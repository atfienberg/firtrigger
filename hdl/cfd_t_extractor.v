==> flow/design.v <==
module cfd_t_extractor #(parameter INBITS=14, 
	                           BSUMBITS=18,
	                           DELAY=1,
	                           SHIFT=2,
	                           RESOLUTION=4,
	                           LTC_BITS=32) 
   (
   input clk,
   input reset_n,
   input [LTC_BITS-1:0] ltc,         
   input [INBITS-1:0] in_0,  
   input [INBITS-1:0] in_1,  
   input [INBITS-1:0] in_2,  
   input [INBITS-1:0] in_3,  
   input tot_0,              
   input tot_1,              
   input tot_2,              
   input tot_3,              
   input [BSUMBITS-1:0] bsum_in,  
   input valid_in,            
   output reg valid_out = 0,  
   output reg [LTC_BITS + 2 + RESOLUTION - 1:0] t_out = 0  
   );
localparam CORBITS = BSUMBITS + 1;
wire[INBITS-1:0] s_in[0:3];
unsigned_to_signed #(.NBITS(INBITS)) convert_s0(.in(in_0), .out(s_in[0]));
unsigned_to_signed #(.NBITS(INBITS)) convert_s1(.in(in_1), .out(s_in[1]));
unsigned_to_signed #(.NBITS(INBITS)) convert_s2(.in(in_2), .out(s_in[2]));
unsigned_to_signed #(.NBITS(INBITS)) convert_s3(.in(in_3), .out(s_in[3]));
wire[CORBITS-1:0] bsum_ext = {bsum_in[BSUMBITS - 1], bsum_in};
wire[CORBITS-1:0] cor_in[0:3];
assign cor_in[0] = ((s_in[0] << (BSUMBITS-INBITS)) | 
	            (s_in[0][INBITS-1] << BSUMBITS)) 
                    - bsum_ext;
assign cor_in[1] = ((s_in[1] << (BSUMBITS-INBITS)) | 
	            (s_in[1][INBITS-1] << BSUMBITS)) 
                    - bsum_ext;
assign cor_in[2] = ((s_in[2] << (BSUMBITS-INBITS)) | 
	            (s_in[2][INBITS-1] << BSUMBITS)) 
                    - bsum_ext;
assign cor_in[3] = ((s_in[3] << (BSUMBITS-INBITS)) | 
	            (s_in[3][INBITS-1] << BSUMBITS)) 
                    - bsum_ext;        
localparam INVBITS = CORBITS + SHIFT;
reg[8*CORBITS-1:0] sample_rec = 0;  
reg[8*INVBITS-1:0] inv_rec = 0;     
wire[CORBITS-1:0] cor_samps[0:7];
wire[INVBITS-1:0] inv_samps[0:7];
wire[INVBITS-1:0] new_inv[0:3];
reg[LTC_BITS-1:0] last_ltc = 0;
reg[1:0] was_sequential = 2'b0;
genvar i;
generate
	for (i = 0; i < 8; i = i + 1) begin : sample_vecs
	  assign cor_samps[7 - i] = sample_rec[(i+1)*CORBITS-1:i*CORBITS]; 
	  assign inv_samps[7 - i] = inv_rec[(i+1)*INVBITS-1:i*INVBITS]; 
	end	
	for (i = 0; i < 4; i = i + 1) begin : inversions
	  assign new_inv[i] = -1*(cor_samps[4 + i] << SHIFT);
	end	
endgenerate
always @(posedge clk) begin
	if (!reset_n) begin
	  sample_rec <= 0;
	  inv_rec <= 0;
	  was_sequential <= 2'b0;
	end
	else if (valid_in) begin
	  sample_rec <= {sample_rec[4*CORBITS - 1:0],
	                 {cor_in[0], cor_in[1], cor_in[2], cor_in[3]}};
	  inv_rec <= {inv_rec[4*INVBITS - 1:0],
	              {new_inv[0], new_inv[1], new_inv[2], new_inv[3]}};
          last_ltc <= ltc;
          was_sequential <= {was_sequential[0], ltc == last_ltc + 1};
        end	                
end
localparam SUMBITS = INVBITS + 1;
localparam SEXTEND = SUMBITS - CORBITS;
localparam IEXTEND = SUMBITS - INVBITS;
wire[SUMBITS-1:0] sums[0:4];
generate
	for (i = 0; i < 5; i = i + 1) begin : sum_assignments	  
	  assign sums[i] =  {{SEXTEND{cor_samps[i][CORBITS-1]}}, 
	                     cor_samps[i][CORBITS-1:0]}
	                  + {{IEXTEND{inv_samps[i + 4 - DELAY][INVBITS-1]}}, 
	                      inv_samps[i + 4 - DELAY][INVBITS-1:0]};
	end
endgenerate
reg was_valid = 0;
always @(posedge clk) was_valid <= valid_in;
wire sequential_ltcs = was_sequential[0] && was_sequential[1];
reg valid_sum = 0;
reg[7:0] tot_pline = 0;
always @(posedge clk) begin
	if (!reset_n) tot_pline <= 0;
	else if (valid_in) 
	  tot_pline <= {tot_pline[4:0], 
	  	        {tot_3, tot_2, tot_1, tot_0}};	
end
wire tot_d[0:3];
assign tot_d[0] = tot_pline[4];
assign tot_d[1] = tot_pline[5];
assign tot_d[2] = tot_pline[6];
assign tot_d[3] = tot_pline[7];
reg sum_tot[0:3];
reg signed[SUMBITS-1:0] r_sums[0:4];
reg[LTC_BITS-1:0] sum_ltc = 0;
integer i_sum;
always @(posedge clk) begin
  sum_ltc <= last_ltc - 1;
  valid_sum <= was_valid && sequential_ltcs;
  for (i_sum = 0; i_sum < 5; i_sum = i_sum + 1) begin
    r_sums[i_sum] <= sums[i_sum];
    if (i_sum < 4) 
      sum_tot[i_sum] <= tot_d[i_sum];
  end
end
localparam LRBITS = SUMBITS + 1;
reg signed[LRBITS-1:0] lefts[0:RESOLUTION-1];
reg signed[LRBITS-1:0] rights[0:RESOLUTION-1];
wire signed[LRBITS-1:0] lr_sums[0:RESOLUTION-1];
generate
  for (i = 0; i < RESOLUTION; i = i + 1) begin : lr_sum_assign
    assign lr_sums[i] = lefts[i] + rights[i];	
  end
endgenerate
reg[1:0] crossing_ind = 0;
reg crossing_found = 0;
integer i_s;  
always @(posedge clk) begin
	crossing_ind <= 0;
	crossing_found <= 0;
	if (!reset_n) begin
	  lefts[0] <= 0;
	  rights[0] <= 0;
	end
	else if (valid_sum) begin
	  crossing_found <= 0;
	  crossing_ind <= 0;
	  lefts[0] <= 0;
	  rights[0] <= 0;
	  for (i_s = 0; i_s < 4; i_s = i_s + 1) begin
	    if (sum_tot[i_s] && 
	    	r_sums[i_s] >= 0 && r_sums[i_s + 1] < 0) begin
	      crossing_found <= 1;
	      crossing_ind <= i_s;
	      lefts[0] <= {r_sums[i_s][SUMBITS-1], r_sums[i_s]};
	      rights[0] <= {r_sums[i_s+1][SUMBITS-1], r_sums[i_s+1]};	 
	    end	  
	  end
	end
end
reg[RESOLUTION-1:0] ssamp_words[0:RESOLUTION-1];  
integer i_lr;                              
always @(posedge clk) begin
	if (!reset_n) begin
	  for (i_lr = 0; i_lr < RESOLUTION; i_lr = i_lr + 1) begin
	    ssamp_words[i_lr] <= 0;
	    if (i_lr > 0) begin 
	      lefts[i_lr] <= 0;
	      rights[i_lr] <= 0;
	    end
	  end
	end
	else begin
	  for (i_lr = 0; i_lr < RESOLUTION; i_lr = i_lr + 1) begin
	    if (lr_sums[i_lr] < 0) begin
	    	if (i_lr == 0) ssamp_words[0] <= 0;
	    	else begin
	    	  ssamp_words[i_lr] <= ssamp_words[i_lr - 1];
		end
		if (i_lr != RESOLUTION-1) begin
	    	  lefts[i_lr+1] <= lefts[i_lr];
	    	  rights[i_lr+1] <= {lr_sums[i_lr][LRBITS-1], lr_sums[i_lr][LRBITS-1:1]}; 
	    	end
	    end  
	    else begin 
	    	if (i_lr == 0) ssamp_words[0] <= (1'b1 << (RESOLUTION-1));
	    	else begin
	    	  ssamp_words[i_lr] <= (ssamp_words[i_lr - 1] | 
	    	  	                (1'b1 << (RESOLUTION-1-i_lr)));
	    	end
	    	if (i_lr != RESOLUTION-1) begin
	    	  lefts[i_lr + 1] <= lr_sums[i_lr] >> 1;
	    	  rights[i_lr + 1] <= rights[i_lr];
	    	end
	    end
	  end  
	end
end                               
wire[1:0] crossing_ind_d;
delay #(.DELAY(RESOLUTION), .BITS(2)) 
  c_ind_delay(.clk(clk), .reset_n(reset_n), 
  	      .d_in(crossing_ind), 
  	      .d_out(crossing_ind_d));
wire out_rdy;
delay #(.DELAY(RESOLUTION), .BITS(1)) 
  c_found_delay(.clk(clk), .reset_n(reset_n), 
  	        .d_in(crossing_found), 
  	        .d_out(out_rdy));
wire[LTC_BITS-1:0] output_ltc;
delay #(.DELAY(RESOLUTION + 1), .BITS(LTC_BITS)) 
  c_ltc_delay(.clk(clk), .reset_n(reset_n), 
  	      .d_in(sum_ltc), 
  	      .d_out(output_ltc));
always @(posedge clk) begin
  valid_out <= 0;
  if (out_rdy) begin 
    t_out <= {output_ltc, 
  	      crossing_ind_d, 
  	      ssamp_words[RESOLUTION-1]};
    valid_out <= 1;
  end
end
endmodule
module delay #(parameter DELAY=2,
	                 BITS=56,
	                 DEFAULT=1'b0) (	                    
	input clk,
	input reset_n,
	input[BITS-1:0] d_in,  
	output[BITS-1:0] d_out  
	);
generate
  if (DELAY == 1) begin : delay_one
    delay_one #(.BITS(BITS), .DEFAULT(DEFAULT))
      d1(.clk(clk), .reset_n(reset_n),
    	 .d_in(d_in), .d_out(d_out));
  end 
  else begin : delay_n
    delay_n #(.BITS(BITS),
    	      .DELAY(DELAY),
    	      .DEFAULT(DEFAULT))
      dn(.clk(clk), .reset_n(reset_n),
         .d_in(d_in), .d_out(d_out));
  end
endgenerate
endmodule	                       
module delay_n #(parameter DELAY=2,
	                   BITS=56,
	                   DEFAULT=1'b0) (	                    
	input clk,
	input reset_n,
	input[BITS-1:0] d_in,  
	output[BITS-1:0] d_out  
	);
reg[BITS*DELAY-1:0] old_words = {BITS*DELAY{DEFAULT}};
assign d_out = old_words[BITS*DELAY - 1:
                         BITS*(DELAY-1)];
always @(posedge clk) begin
  if (!reset_n) begin
    old_words <= {BITS*DELAY{DEFAULT}};
  end
  else begin
    old_words <=
       {old_words[BITS*(DELAY-1) - 1 : 0], d_in};
  end
end
endmodule	                       
module unsigned_to_signed #(parameter NBITS=14) 
  (
    input[NBITS-1:0] in,
    output[NBITS-1:0] out
  );
localparam ONE = {{NBITS-1{1'b0}}, 1'b1};
assign out = in - (ONE<<NBITS-1);
endmodule 
-- Step by step through the tools: cfd_t_extractor
Tool output for the design above, in the order of the flow.
Lines are those of the file above, counted from 1.
Not given: -
- design top: cfd_t_extractor
- clock input: clk
- library: sky130hd
- library corner: tt_025C_1v80

-- Word-level counts
Yosys after proc, flatten, opt, wreduce and memory -nomap, before mapping. Enables and synchronous resets that opt folds into registers are not counted as muxes. Print and check cells are not counted. Equal cells are merged and count once.
- word width x clocked read ports at 0
- noted ROM bits: 0
- bits in registers: 851
- RAM bits: 0
- cells after elaboration at 120
- noted input bits: 113
- noted memory cells: 0
- latch bits: 0
- output and inout bits: 39
- shift operators at 0
- noted reduce/logical cells: 15
- add/sub/neg operators at 19
- order comparisons at 12
- muxes and demuxes: 26
- multipliers: 4
- noted eq/ne operators: 1
- bitwise operators: 4
- div/mod/pow operators at 0
- operators with widths (kind ; count):
    32-bit by 19-bit multiplier with 19-bit output with constant A ; 4
    23-bit 2-to-1 mux ; 11
    19-bit by 21-bit adder with 22-bit output ; 5
    23-bit by 1-bit < comparator with 1-bit output with constant B ; 4
    23-bit adder ; 4
    22-bit by 1-bit >= comparator with 1-bit output with constant B ; 4
    22-bit by 1-bit < comparator with 1-bit output with constant B ; 4
    18-bit by 19-bit bitwise OR with 19-bit output ; 4
    19-bit subtractor ; 4
    22-bit 2-to-1 mux ; 3
    14-bit subtractor with constant B ; 4
    32-bit by 1-bit adder with 32-bit output with constant B ; 1
    32-bit by 1-bit subtractor with 32-bit output with constant B ; 1
    32-bit == test ; 1
    1-bit logical AND ; 10
    2-bit AND reduction ; 5
    1-bit 2-to-1 mux ; 7
    2-bit 2-to-1 mux ; 3
    4-bit 2-to-1 mux ; 1
    3-bit 2-to-1 mux ; 1

-- Depth
Longest topological path by Yosys (ltp), each cell counted once; first at word level (registers and memories cut), then after technology mapping (sequential cells cut; the memories' decode and read muxes count).
- noted word-level depth: 7
- ABC_AREA at 0
- noted mapped depth: 23
- mapped depth without buffers at 22

-- Synthesis result
Yosys stat after the flow's synthesis: flattened, memories mapped to cells. It holds for the ABC_AREA given above (unset counts as 0); a run with the other value may have another netlist.
- cell types (type ; count ; total area (um^2)):
    sky130_fd_sc_hd__dfxtp_1 ; 720 ; 1.44E+04
    sky130_fd_sc_hd__ha_1 ; 466 ; 5.83E+03
    sky130_fd_sc_hd__fa_1 ; 167 ; 3.34E+03
    sky130_fd_sc_hd__xnor2_1 ; 277 ; 2.43E+03
    sky130_fd_sc_hd__edfxtp_1 ; 70 ; 2.1E+03
    sky130_fd_sc_hd__mux2i_1 ; 200 ; 2001.92
    sky130_fd_sc_hd__nor2_1 ; 429 ; 1.61E+03
    sky130_fd_sc_hd__a21oi_1 ; 314 ; 1.57E+03
    sky130_fd_sc_hd__inv_1 ; 419 ; 1.57E+03
    sky130_fd_sc_hd__nand2_1 ; 367 ; 1.38E+03
    sky130_fd_sc_hd__and2_1 ; 200 ; 1251.2
    sky130_fd_sc_hd__xor2_1 ; 94 ; 823.29
    sky130_fd_sc_hd__o21ai_0 ; 139 ; 695.667
    sky130_fd_sc_hd__clkbuf_1 ; 131 ; 491.722
    sky130_fd_sc_hd__a21o_1 ; 62 ; 465.446
    sky130_fd_sc_hd__nor3_1 ; 91 ; 455.437
    sky130_fd_sc_hd__o31ai_1 ; 49 ; 367.853
    sky130_fd_sc_hd__o21a_1 ; 46 ; 345.331
Other cell types: 65; their cells: 620.
- noted buffers: 163
- flip-flops: 790
- noted synthesis area: 45516.2 um^2
- noted cells in the netlist: 4861
The figures by module come from a second, unflattened synthesis with its own total; it is not the netlist above.
- noted cell total of the unflattened synthesis: 5011
- area total of the unflattened synthesis at 46658.5 um^2
Each row is one instance without its submodules.
- modules (module ; area (um^2) ; cells ; times used):
    cfd_t_extractor ; 41324.6 ; 4560 ; 1
    delay_n ; 4598.2 ; 369 ; 1
    unsigned_to_signed (NBITS=14) ; 101.3 ; 14 ; 4
    delay_n ; 225.2 ; 18 ; 1
    delay_n ; 105.1 ; 8 ; 1
    delay ; 0.0 ; 0 ; 1
    delay ; 0.0 ; 0 ; 1
    delay ; 0.0 ; 0 ; 1

-- Path before layout
Path of least setup slack by OpenSTA after synthesis, without wires, with an ideal clock, recovery checks aside; 20% of the period is set as input and as output delay. Where synthesis merged equal registers, the netlist keeps one of their names.
- path kind: reg2reg
- start point: register sample_rec[58]
- end point: register inv_rec[83]
- slack: 6.536 ns
- noted period: 12.8 ns
- noted driving pins on the path: 23
- buffers on the path at 2
- setup time at 0.129 ns
- arrival at 6.136 ns
- noted required time: 12.671 ns
- noted time at the first pin: 0.000 ns
- delay of the path: 6.265 ns
- synthesis period reached at 6.264 ns
"delay of the path" = arrival - input delay + setup time.
"driving pins on the path" counts driving pins, that of a launching flip-flop among them; a cell with two outputs on the path counts twice.
"synthesis period reached" = period - worst setup slack (recovery checks aside). The figure is calculated, with input and output delays left at 20% of the set period.
The rows between start and end are the longest chain of elaborated cells between them; the timing report does not say that the signal goes this way. Where chains are equally long, one stands for them.
A line is the first line of the expression or statement that the cell stems from. Yosys adds cells for indexed reads and writes and turns some case tables into memories.
- path through: sky130_fd_sc_hd__dfxtp_1 -> sky130_fd_sc_hd__inv_1 -> sky130_fd_sc_hd__fa_1 -> sky130_fd_sc_hd__clkbuf_1 -> sky130_fd_sc_hd__xor2_1 -> sky130_fd_sc_hd__xnor2_1 -> sky130_fd_sc_hd__fa_1 -> sky130_fd_sc_hd__clkbuf_1 -> sky130_fd_sc_hd__clkinv_1 -> sky130_fd_sc_hd__ha_1 -> sky130_fd_sc_hd__ha_1 -> sky130_fd_sc_hd__inv_1 -> sky130_fd_sc_hd__fa_1 -> sky130_fd_sc_hd__inv_1 -> sky130_fd_sc_hd__ha_1 -> sky130_fd_sc_hd__inv_1 -> sky130_fd_sc_hd__o21bai_1 -> sky130_fd_sc_hd__a2111oi_0 -> sky130_fd_sc_hd__o311ai_0 -> sky130_fd_sc_hd__a2111o_1 -> sky130_fd_sc_hd__a31oi_1 -> sky130_fd_sc_hd__xnor2_1 -> sky130_fd_sc_hd__o21ai_0
- noted cells in the longest elaborated chain: 1
- elaborated cells on any way between the ends at 1
- those cells by class: mul (1)
- RTL lines, path post-synthesis (item ; line ; text):
    from (decl) ; 45 ; reg[8*CORBITS-1:0] sample_rec = 0;
    from (assign) ; 64 ; sample_rec <= 0;
    from (assign) ; 69 ; sample_rec <= {sample_rec[4*CORBITS - 1:0],
    32-bit by 19-bit multiplier with 19-bit output ; 59 ; assign new_inv[i] = -1*(cor_samps[4 + i] << SHIFT);
    to (assign) ; 65 ; inv_rec <= 0;
    to (assign) ; 71 ; inv_rec <= {inv_rec[4*INVBITS - 1:0],
    to (decl) ; 46 ; reg[8*INVBITS-1:0] inv_rec = 0;

-- Timing after layout
Path of least setup slack in the final report of flow run 1 (OpenROAD, finished layout, wires in). Where an end is a register, its clock arrival counts in the times.
- path kind: reg2reg
- start point: register (no name shown)
- end point: register inv_rec[62]
- noted period: 5.0 ns
- noted required time: 5.52 ns
- noted driving pins on the path: 23
- setup time at 0.14 ns
- arrival at 5.81 ns
- noted time at the first pin: 0.65 ns
- slack: -0.30 ns
- buffers on the path at 4
- path through: sky130_fd_sc_hd__dfxtp_2 -> sky130_fd_sc_hd__inv_2 -> sky130_fd_sc_hd__fa_1 -> sky130_fd_sc_hd__buf_12 -> sky130_fd_sc_hd__xor2_4 -> sky130_fd_sc_hd__buf_12 -> sky130_fd_sc_hd__buf_12 -> sky130_fd_sc_hd__xnor2_4 -> sky130_fd_sc_hd__fa_2 -> sky130_fd_sc_hd__buf_6 -> sky130_fd_sc_hd__xnor2_4 -> sky130_fd_sc_hd__xnor2_2 -> sky130_fd_sc_hd__fa_1 -> sky130_fd_sc_hd__fa_1 -> sky130_fd_sc_hd__inv_2 -> sky130_fd_sc_hd__ha_4 -> sky130_fd_sc_hd__or3_1 -> sky130_fd_sc_hd__o21ai_2 -> sky130_fd_sc_hd__a21oi_2 -> sky130_fd_sc_hd__a211o_1 -> sky130_fd_sc_hd__a31oi_1 -> sky130_fd_sc_hd__xnor2_1 -> sky130_fd_sc_hd__o21ai_0
- RTL lines, path post-layout (item ; line ; text):
    to (assign) ; 65 ; inv_rec <= 0;
    to (assign) ; 71 ; inv_rec <= {inv_rec[4*INVBITS - 1:0],
    to (decl) ; 46 ; reg[8*INVBITS-1:0] inv_rec = 0;
No chain of elaborated cells between the ends is given.

Below are 2 stored runs of the flow (Yosys, OpenROAD; platform sky130hd) on cfd_t_extractor, each with its settings and what was measured, unordered. Constraints: input delay and output delay 20% of the set period each, output load 0.01 pF.

Flow run 1
Settings were period_ns = 5.0; CAP_MARGIN = 20; CORE_MARGIN = 2; CORE_UTILIZATION = 40; SLEW_MARGIN = 20
- noted the netlist area reported by Yosys: 45516.2 um^2
- noted the worst setup slack after layout: -0.296 ns
- area inside the die boundary: 116506.0 um^2
- standard-cell area after layout: 55187.9 um^2
- total negative slack at -3.497 ns

Flow run 2
Settings were period_ns = 7.63; CORE_UTILIZATION = 61; SETUP_SLACK_MARGIN = 2.24; PLACE_DENSITY = 0.71; HOLD_SLACK_MARGIN = 0.11; CORE_ASPECT_RATIO = 1.6; CELL_PAD_IN_SITES_DETAIL_PLACEMENT = 0; ABC_AREA = 0; CTS_CLUSTER_SIZE = 92; CTS_CLUSTER_DIAMETER = 340; SLEW_MARGIN = 30; MIN_ROUTING_LAYER = met2; CAP_MARGIN = 20; CORE_MARGIN = 2
- noted the netlist area reported by Yosys: 45516.2 um^2
- standard-cell area after layout: 50218.2 um^2
- noted the worst setup slack after layout: 2.187 ns
- area inside the die boundary: 76878.0 um^2
- total negative slack at 0.000 ns
