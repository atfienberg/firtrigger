==> flow/design.v <==
module fir_coeff_master
   (
   input clk,
   input reset_n,
   input req,
   input wr_op,  
   output reg ack,
   input[127:0] coeff_wr_data,
   output reg[127:0] coeff_rd_data = 0,
   output reg coeff_areset,  
   output reg[3:0] coeff_we,
   output reg[1:0] coeff_adr, 
   output[63:0] coeff_in_data,  
   output reg coeff_read = 0,
   input[3:0] coeff_out_valid,  
   input[63:0] coeff_out_data  
   );
wire[31:0] last_read = {
  coeff_out_data[55:48], 
  coeff_out_data[39:32],
  coeff_out_data[23:16],
  coeff_out_data[7:0]};
reg[127:0] next_write = 0;
assign coeff_in_data = {
	8'b0, next_write[31:24],
	8'b0, next_write[23:16],
	8'b0, next_write[15:8],
	8'b0, next_write[7:0]
};
localparam S_IDLE = 0,
           S_RESET = 1,
           S_POST_RST = 2,
           S_ADR_CYCLE = 3,
           S_RD_WAIT = 4,
           S_ACK = 5;
reg[2:0] fsm = S_IDLE; 
localparam[0:0] RD_OP = 0,
                WR_OP = 1;
reg op_type = RD_OP;
reg[31:0] counter = 0;
always @(posedge clk) begin
	if (!reset_n) begin
	  ack <= 0;
	  coeff_we <= 0;
	  coeff_adr <= 0;	  
	  counter <= 0;
	  coeff_read <= 0;
	  coeff_areset <= 0;
	  fsm <= S_IDLE;
	end
	else begin
	  ack <= 0;
	  counter <= 0;
	  coeff_we <= 0;
	  coeff_adr <= 0;	  
	  coeff_read <= 0;
	  coeff_areset <= 0;
	  case (fsm)
	    S_IDLE: begin
	      if (req) begin
	      	op_type <= wr_op;
 		next_write <= coeff_wr_data;
	      	coeff_areset <= 1;
	      	fsm <= S_RESET;	      	
	      end
	    end
	    S_RESET: begin
	      coeff_areset <= 1;
	      counter <= counter + 1;
	      if (counter == 1) begin
	      	coeff_areset <= 0;
	      	counter <= 0;
	      	fsm <= S_POST_RST;
	      end
	    end
	    S_POST_RST: begin
	      counter <= counter + 1;
	      if (counter == 3) begin
	        if (op_type == WR_OP) coeff_we <= 4'hf;
	        else coeff_read <= 1;
	      	counter <= 0;
	      	fsm <= S_ADR_CYCLE;
	      end
	    end
	    S_ADR_CYCLE: begin
	      counter <= counter + 1;
	      coeff_adr <= counter + 1;
	      next_write <= {32'b0, next_write[127:32]};	    
	      coeff_rd_data <= 
	         {last_read, coeff_rd_data[127:32]};
	      if (op_type == WR_OP) 
	        coeff_we <= 4'hf;
	      else 
	        coeff_read <= 1;
	      if (counter == 3) begin
	        coeff_we <= 0;
	        counter <= 0;
	        coeff_adr <= 0;
	        fsm <= S_RD_WAIT;
	      end
	    end
	    S_RD_WAIT: begin
	      counter <= counter + 1;
	      if (op_type == RD_OP) begin
	      	coeff_read <= 1;
	      end
	      coeff_rd_data <= 
	         {last_read, coeff_rd_data[127:32]};
	      if (counter == 2) begin
	      	ack <= 1;
	      	coeff_read <= 0;
	      	fsm <= S_ACK;
	      end
	    end
	    S_ACK: begin
	      ack <= 1;
	      if (!req) begin
	        ack <= 0;
	        fsm <= S_IDLE;
	      end
	    end
	    default: fsm <= S_IDLE;
	  endcase
	end
end
endmodule
Step by step through the tools: fir_coeff_master
What the tools print for fir_coeff_master, step after step.
Lines are those of the file above, counted from 1.
Library cell names are shortened.
{"block": "design", "top": "fir_coeff_master", "clock": "clk", "cell_library": "sky130hd", "pvt_corner": "tt_025C_1v80"}

Elaborated design
Source: Yosys, flattened and elaborated, memories not mapped. Widths are those after wreduce. Registers that Yosys merges into a memory's read port (data or address) are not register bits. Print and check cells do not count. Equal cells are merged and count once.
{"block": "classes", "n_addsub": 1, "n_eq": 14, "n_mux": 25, "n_logic": 2, "reduce_and_logical": 9}
{"block": "ops", "op": "128-bit case mux with 2-bit select", "n": 1}
{"block": "ops", "op": "128-bit 2-to-1 mux", "n": 1}
{"block": "ops", "op": "32-bit case mux with 3-bit select", "n": 1}
{"block": "ops", "op": "32-bit by 2-bit == test with 1-bit output with constant B", "n": 2}
{"block": "ops", "op": "32-bit 2-to-1 mux", "n": 2}
{"block": "ops", "op": "32-bit by 1-bit adder with 32-bit output with constant B", "n": 1}
{"block": "ops", "op": "32-bit by 1-bit == test with 1-bit output with constant B", "n": 1}
{"block": "ops", "op": "3-bit case mux with 6-bit select", "n": 1}
{"block": "ops", "op": "3-bit 2-to-1 mux", "n": 6}
{"block": "ops", "op": "2-bit inequality test with constant B", "n": 6}
{"block": "ops", "op": "4-bit 2-to-1 mux", "n": 3}
{"block": "ops", "op": "4-bit case mux with 2-bit select", "n": 1}
{"block": "ops", "op": "3-bit by 2-bit == test with 1-bit output with constant B", "n": 2}
{"block": "ops", "op": "3-bit == test with constant B", "n": 2}
{"block": "ops", "op": "3-bit AND reduction", "n": 2}
{"block": "ops", "op": "6-bit AND reduction", "n": 1}
{"block": "ops", "op": "1-bit 2-to-1 mux", "n": 6}
{"block": "ops", "op": "2-bit OR reduction", "n": 2}
{"block": "ops", "op": "1-bit case mux with 2-bit select", "n": 2}
{"block": "ops", "op": "3-bit by 1-bit == test with 1-bit output with constant B", "n": 1}
{"block": "ops", "op": "3-bit logical NOT", "n": 1}
{"block": "ops", "op": "3-bit OR reduction", "n": 1}
{"block": "ops", "op": "1-bit case mux with 3-bit select", "n": 1}
{"block": "ops", "op": "1-bit NOT", "n": 2}
{"block": "ops", "op": "2-bit AND reduction", "n": 1}
{"block": "ops", "op": "2-bit nonzero test", "n": 1}
{"block": "word_totals", "ff_bits": 301, "in_bits": 200, "output_inout_bits": 201}

Depth
Depth = most cells in a row (Yosys ltp): at word level without a register or memory, in the mapped netlist without a sequential cell, where the memories' decode and read muxes count.
{"block": "logic_depth", "ltp_word": 3, "abc_area": 0, "ltp_mapped": 8, "depth_no_buf": 7}

Synthesis result
Yosys stat after the flow's synthesis: flattened, memories mapped to cells. It holds for the ABC_AREA given above (unset counts as 0); a run with the other value may have another netlist.
{"block": "by_type", "cell_type": "edfxtp_1", "n": 257, "area_total_um2": 7.72E+03}
{"block": "by_type", "cell_type": "nand2_1", "n": 303, "area_total_um2": 1.14E+03}
{"block": "by_type", "cell_type": "dfxtp_1", "n": 41, "area_total_um2": 820.787}
{"block": "by_type", "cell_type": "buf_4", "n": 70, "area_total_um2": 525.504}
{"block": "by_type", "cell_type": "and2_1", "n": 34, "area_total_um2": 212.704}
{"block": "by_type", "cell_type": "nor2_1", "n": 50, "area_total_um2": 187.68}
{"block": "by_type", "cell_type": "xnor2_1", "n": 18, "area_total_um2": 157.651}
{"block": "by_type", "cell_type": "xor2_1", "n": 14, "area_total_um2": 122.618}
{"block": "by_type", "cell_type": "clkbuf_1", "n": 26, "area_total_um2": 97.594}
{"block": "by_type", "cell_type": "and3_1", "n": 8, "area_total_um2": 50.048}
{"block": "by_type", "cell_type": "nand3_1", "n": 9, "area_total_um2": 45.043}
{"block": "by_type", "cell_type": "and4_1", "n": 5, "area_total_um2": 43.792}
{"block": "by_type", "cell_type": "nand4_1", "n": 7, "area_total_um2": 43.792}
{"block": "by_type", "cell_type": "ha_1", "n": 3, "area_total_um2": 37.536}
{"block": "by_type", "cell_type": "or4_1", "n": 4, "area_total_um2": 30.029}
{"block": "by_type", "cell_type": "inv_1", "n": 7, "area_total_um2": 26.275}
{"block": "by_type", "cell_type": "nand4_4", "n": 1, "area_total_um2": 21.27}
{"block": "by_type", "cell_type": "nor3_1", "n": 4, "area_total_um2": 20.019}
Not listed: further types 25, cells in them 34.
{"block": "synth_totals", "stdcells": 895, "synth_area_um2": 11549.8, "flip_flops": 298, "n_buf": 98}

Timing after synthesis
Path of least setup slack by OpenSTA after synthesis, without wires, with an ideal clock, recovery checks aside; 20% of the period is set as input and as output delay. Where synthesis merged equal registers, the netlist keeps one of their names.
{"block": "synth_path", "path_kind": "flip-flop to flip-flop", "start": "reg fsm[1]", "end": "reg coeff_rd_data[0]", "period_ps": 6000, "t_first_pin_ps": 0, "arrival_ps": 4286, "t_required_ps": 5502, "setup_slack_ps": 1216, "path_delay_ps": 4784, "path_stages": 7, "n_path_buf": 3, "period_less_setup_slack_ps": 4784}
"path_delay_ps" is the arrival time less input delay plus setup time.
"path_stages" counts driving pins, that of a launching flip-flop among them; a cell with two outputs on the path counts twice.
"period_less_setup_slack_ps" = period - worst setup slack (recovery checks aside). The figure is calculated, with input and output delays left at 20% of the set period.
Between the ends stands the longest chain of elaborated cells between them, by number of cells; it is not shown to be the way that was timed. Of several equally long chains one is given.
A line is the first line of the expression or statement that the cell stems from. Yosys adds cells for indexed reads and writes and turns some case tables into memories.
At most two assigning lines are given for a register; there are more.
{"block": "synth_between", "cell_sequence": "dfxtp_1 -> clkbuf_1 -> nor2b_1 -> and2_1 -> clkbuf_1 -> buf_2 -> o21a_1", "elab_chain_len": 3, "cone_cells": 4, "cone_classes": "eq/ne: 2; reduce/logical: 2"}
{"block": "synth_lines", "element": "from (decl)", "line_no": 36, "rtl": "reg[2:0] fsm = S_IDLE;"}
{"block": "synth_lines", "element": "from (assign)", "line_no": 49, "rtl": "fsm <= S_IDLE;"}
{"block": "synth_lines", "element": "from (assign)", "line_no": 64, "rtl": "fsm <= S_RESET;"}
{"block": "synth_lines", "element": "3-bit == test", "line_no": 58, "rtl": "case (fsm)"}
{"block": "synth_lines", "element": "2-bit OR reduction"}
{"block": "synth_lines", "element": "2-bit AND reduction"}
{"block": "synth_lines", "element": "to (assign)", "line_no": 89, "rtl": "coeff_rd_data <="}
{"block": "synth_lines", "element": "to (assign)", "line_no": 107, "rtl": "coeff_rd_data <="}
{"block": "synth_lines", "element": "to (decl)", "line_no": 9, "rtl": "output reg[127:0] coeff_rd_data = 0,"}

Data sheet: physical implementation of fir_coeff_master

fir_coeff_master: 2 stored runs of the Yosys and OpenROAD flow on sky130hd. The settings differ; the order carries no meaning. The constraints put input and output delay at 20% of the set period each and load the outputs with 0.01 pF.

{"run": "entry A", "settings": { "period_ns": 3.46, "CORE_UTILIZATION": 55, "PLACE_DENSITY_LB_ADDON": 0.04, "CORE_MARGIN": 3, "CELL_PAD_IN_SITES_GLOBAL_PLACEMENT": 3, "ABC_AREA": 0, "GPL_TIMING_DRIVEN": 0, "CAP_MARGIN": 10, "MIN_ROUTING_LAYER": "met2", "SLEW_MARGIN": 20 }, "outcome": "incomplete, placement halted on FLW-0024"}
{"run": "entry B", "settings": { "period_ns": 7.22, "CORE_UTILIZATION": 68, "PLACE_DENSITY_LB_ADDON": 0.2, "CORE_ASPECT_RATIO": 0.54, "CELL_PAD_IN_SITES_DETAIL_PLACEMENT": 1, "GPL_TIMING_DRIVEN": 0, "GPL_ROUTABILITY_DRIVEN": 1, "CTS_CLUSTER_SIZE": 98, "CTS_CLUSTER_DIAMETER": 82, "CAP_MARGIN": 5, "SLEW_MARGIN": 40, "CORE_MARGIN": 2 }, "outcome": "incomplete, placement halted on DPL-0033"}
